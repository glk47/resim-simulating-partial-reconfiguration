==> flow/design.v <==
`timescale 1ns/1ns
module gfirTF
#(parameter
	C_IWIDTH = 16,
	C_OWIDTH = 32,
	C_CWIDTH = 16,
	C_CLENGTH = 21
)
(
	input                         clk           ,
	input                         sclr          ,
	input                         en            ,
	input  signed [C_IWIDTH-1:0]  din           ,
	output signed [C_OWIDTH-1:0]  dout          
);
	wire signed [C_CWIDTH-1:0] coeff_mem[0:C_CLENGTH-1];
	reg signed [C_IWIDTH-1:0] X_reg[0:C_CLENGTH-1];
	wire signed [C_IWIDTH-1:0] X_k;
	assign coeff_mem[0] = 6;
	assign coeff_mem[1] = 0;
	assign coeff_mem[2] = -4;
	assign coeff_mem[3] = -3;
	assign coeff_mem[4] = 5;
	assign coeff_mem[5] = 6;
	assign coeff_mem[6] = -6;
	assign coeff_mem[7] = -13;
	assign coeff_mem[8] = 7;
	assign coeff_mem[9] = 44;
	assign coeff_mem[10] = 64;
	assign coeff_mem[11] = 44;
	assign coeff_mem[12] = 7;
	assign coeff_mem[13] = -13;
	assign coeff_mem[14] = -6;
	assign coeff_mem[15] = 6;
	assign coeff_mem[16] = 5;
	assign coeff_mem[17] = -3;
	assign coeff_mem[18] = -4;
	assign coeff_mem[19] = 0;
	assign coeff_mem[20] = 6;
	integer i;
	always @(posedge clk) begin
		if (en==1'b1) begin
			X_reg[0] <= 0 + X_k * coeff_mem[C_CLENGTH-1];
			for (i = 1; i <= C_CLENGTH-1; i = i + 1)
				X_reg[i] <= X_reg[i-1] + X_k * coeff_mem[C_CLENGTH-i-1];
		end
	end
	assign X_k  = din;
	assign dout = X_reg[C_CLENGTH-1];
	initial begin
		for (i = 0; i <= C_CLENGTH-1; i = i + 1)
			X_reg[i] <= 'h0;
	end
endmodule
=== From RTL to reports: gfirTF ===
The steps from the RTL of gfirTF to its reports follow in flow order.
Lines are those of the file above, counted from 1.
Operators: Yosys type, input widths -> output width; for muxes data width and select width s.
Cell names lack the library's common part.
The mark - stands for no value.

* Top: gfirTF
* Clock: clk
* Standard-cell library: sky130hd
* Corner: tt_025C_1v80

=== Word-level counts ===
Yosys after proc, flatten, opt, wreduce and memory -nomap, before mapping. Enables and synchronous resets that opt folds into registers are not counted as muxes. Print and check cells are not counted.

* Add/sub/neg operators: 19
* Multipliers: 8
* Div/mod/pow operators: 0
* $lt $le $gt $ge: 0
* Equality and inequality tests: 0
* Shift operators: 0
* Multiplexer cells: 0
* Bitwise logic cells: 0
* Reductions and logical operators: 0

{| class="wikitable"
|+ Operator list
! kind !! count
|-
| $add 16x16->16 || 18
|-
| $mul 16x3->15 const B || 3
|-
| $mul 16x4->16 const B || 2
|-
| $mul 16x5->14 const B || 1
|-
| $mul 16x5->16 const B || 1
|-
| $mul 16x3->16 const B || 1
|-
| $neg 14->14 || 1
|}

* Bits in registers: 334
* Bits in latches: 0
* Bits in writable memories: 0
* Memory bits (read-only): 0
* Clocked read ports x word width: 0
* Memories: 0
* Input port bits: 19

=== Depth ===
Yosys ltp: most cells in a row. Word level: on the elaborated netlist, between registers, memories and ports. Mapped: between sequential cells and ports; inverters and the memories' decode and read muxes count.

* Word-level depth: 2
* ABC_AREA: 0
* Gate-level depth with buffers: 21
* Gate-level depth less buffers: 21

=== After synthesis ===
The flow's flattened synthesis, as Yosys stat reports it; memories are mapped. The netlist is that of the ABC_AREA named above (0 if unset); the other value can give another one.

* Standard cells after synthesis: 2,299
* Cell area after synthesis: 25,366.8 sq um
* Sequential area: 9,969.6 sq um
* Flip-flops: 332
* Buffer cells: 16

{| class="wikitable"
|+ Cells by type
! cell !! count !! total area (sq um)
|-
| edfxtp_1 || 332 || 9.97E+03
|-
| ha_1 || 399 || 4.99E+03
|-
| xnor2_1 || 234 || 2.05E+03
|-
| fa_1 || 56 || 1.12E+03
|-
| a21oi_1 || 201 || 1.01E+03
|-
| inv_1 || 206 || 773.242
|-
| xor2_1 || 77 || 674.397
|-
| a21o_1 || 83 || 623.098
|-
| nor2_1 || 122 || 457.939
|-
| o21bai_1 || 51 || 382.867
|-
| nand2_1 || 80 || 300.288
|-
| o21ai_1 || 56 || 280.269
|-
| o21a_1 || 36 || 270.259
|-
| o21ai_0 || 54 || 270.259
|-
| nor2b_1 || 34 || 212.704
|-
| nor3_1 || 34 || 170.163
|-
| nand2b_1 || 24 || 150.144
|-
| buf_4 || 16 || 120.115
|}

Not listed: further types 49, cells in them 204.

=== Timing after synthesis ===
OpenSTA on the mapped netlist: ideal clock, no wires. The path of least setup slack (recovery checks aside). Input and output delay are each 20% of the period. Register names are those of the netlist, which keeps one name where synthesis merged equal registers.

* Kind: in2reg
* From: input port din[1]
* To: register X_reg[12][15]
* Clock period: 5.49 ns
* Input delay: 1.098 ns
* Data arrival time: 5.431 ns
* Data required time: 5.226 ns
* Path slack: -0.205 ns
* Path delay: 4.597 ns
* Driving pins on the path: 17
* Buffers on the path: 0
* Synthesis period reached: 5.695 ns

"path delay" = arrival - input delay + setup time.
"driving pins on the path" counts driving pins, that of a launching flip-flop among them; a cell with two outputs on the path counts twice.
"synthesis period reached" = period - worst setup slack (recovery checks aside). The figure is calculated, with input and output delays left at 20% of the set period.
Between the ends stands the longest chain of elaborated cells between them, by number of cells; it is not shown to be the way that was timed. Of several equally long chains one is given.
A line is the first line of the expression or statement that the cell stems from. Yosys adds cells for indexed reads and writes and turns some case tables into memories.

* Cells stage by stage: inv_1 ha_1 ha_1 ha_1 fa_1 a21o_1 a21oi_1 o21ai_1 a31oi_1 o21ai_1 o41ai_1 xnor2_1 ha_1 o2111a_1 a211oi_1 xnor2_1 xnor2_1
* Length of the longest elaborated chain: 2

{| class="wikitable"
|+ Ends and longest elaborated chain, post-synthesis
! item !! RTL line !! source
|-
| start, declared || 13 || <nowiki>input signed [C_IWIDTH-1:0] din ,</nowiki>
|-
| $mul 16x4->16 || 45 || <nowiki>X_reg[i] <= X_reg[i-1] + X_k * coeff_mem[C_CLENGTH-i-1];</nowiki>
|-
| $add 16x16->16 || 45 ||
|-
| end, assigned || 45 ||
|-
| end, declared || 17 || <nowiki>reg signed [C_IWIDTH-1:0] X_reg[0:C_CLENGTH-1];</nowiki>
|}

=== Worst path after layout ===
Path of least setup slack in the final report of flow run 1 (OpenROAD, finished layout, wires in). Where an end is a register, its clock arrival counts in the times.

* Kind: in2reg
* From: input port din[10]
* To: register X_reg[13][15]
* Clock period: 5.06 ns
* Input delay: 1.01 ns
* Data arrival time: 5.21 ns
* Data required time: 5.36 ns
* Path slack: 0.16 ns
* Driving pins on the path: 20
* Buffers on the path: 2

Between the ends stands the longest chain of elaborated cells between them, by number of cells; it is not shown to be the way that was timed. Of several equally long chains one is given.

* Cells stage by stage: clkdlybuf4s50_1 inv_2 ha_1 ha_1 inv_1 fa_1 inv_1 ha_1 a21o_1 a221oi_2 o21ai_2 xor2_1 buf_4 ha_1 a21oi_1 nand2_1 a21o_1 a21oi_2 o21ai_1 xnor2_1
* Length of the longest elaborated chain: 2

{| class="wikitable"
|+ Ends and longest elaborated chain, after layout
! item !! RTL line !! source
|-
| start, declared || 13 || <nowiki>input signed [C_IWIDTH-1:0] din ,</nowiki>
|-
| $mul 16x5->16 || 45 || <nowiki>X_reg[i] <= X_reg[i-1] + X_k * coeff_mem[C_CLENGTH-i-1];</nowiki>
|-
| $add 16x16->16 || 45 ||
|-
| end, assigned || 45 ||
|-
| end, declared || 17 || <nowiki>reg signed [C_IWIDTH-1:0] X_reg[0:C_CLENGTH-1];</nowiki>
|}

==> runs of gfirTF <==
Settings and measured results of 2 stored flow runs for module gfirTF (sky130hd), not sorted in any way. The constraints put input and output delay at 20% of the set period each and load the outputs with 0.01 pF.
"period achieved" is the run's clock period less its worst setup slack. It is reckoned from that one timing run; input and output delays stay at 20% of the period that was set.
"overall power" rests on the timing tool's default activity at the inputs, not on a simulated workload.

=== Flow run 1 ===
{| class="wikitable"
! Setting !! Value
|-
| period_ns || 5.06
|-
| CORE_UTILIZATION || 18
|-
| PLACE_DENSITY_LB_ADDON || 0.27
|-
| CORE_MARGIN || 8
|-
| CELL_PAD_IN_SITES_GLOBAL_PLACEMENT || 3
|-
| CTS_CLUSTER_SIZE || 48
|-
| CTS_CLUSTER_DIAMETER || 167
|-
| SLEW_MARGIN || 30
|-
| MAX_ROUTING_LAYER || met4
|-
| CAP_MARGIN || 20
|-
! Result !! Value
|-
| Setup slack of the worst path || 0.158 ns
|-
| Period achieved || 4.902 ns
|-
| Mapped cell area after synthesis || 25,366.8 sq um
|-
| Overall power || 23.545 mW
|-
| Utilization of the finished layout || 0.245
|-
| Total die area || 153,194.0 sq um
|-
| Standard-cell area after routing || 34,271.6 sq um
|-
| Final worst hold slack || 0.415 ns
|}

=== Flow run 2 ===
{| class="wikitable"
! Setting !! Value
|-
| period_ns || 5.46
|-
| CORE_UTILIZATION || 42
|-
| SETUP_SLACK_MARGIN || -0.15
|-
| PLACE_DENSITY_LB_ADDON || 0.11
|-
| CELL_PAD_IN_SITES_DETAIL_PLACEMENT || 2
|-
| TNS_END_PERCENT || 85
|-
| CTS_CLUSTER_DIAMETER || 373
|-
| CAP_MARGIN || 20
|-
| CORE_MARGIN || 2
|-
| SLEW_MARGIN || 20
|-
! Result !! Value
|-
| Setup slack of the worst path || -0.335 ns
|-
| Period achieved || 5.795 ns
|-
| Mapped cell area after synthesis || 25,366.8 sq um
|-
| Overall power || 25.029 mW
|-
| Utilization of the finished layout || 0.536
|-
| Total die area || 62,380.1 sq um
|-
| Standard-cell area after routing || 32,159.6 sq um
|-
| Final worst hold slack || 0.415 ns
|}
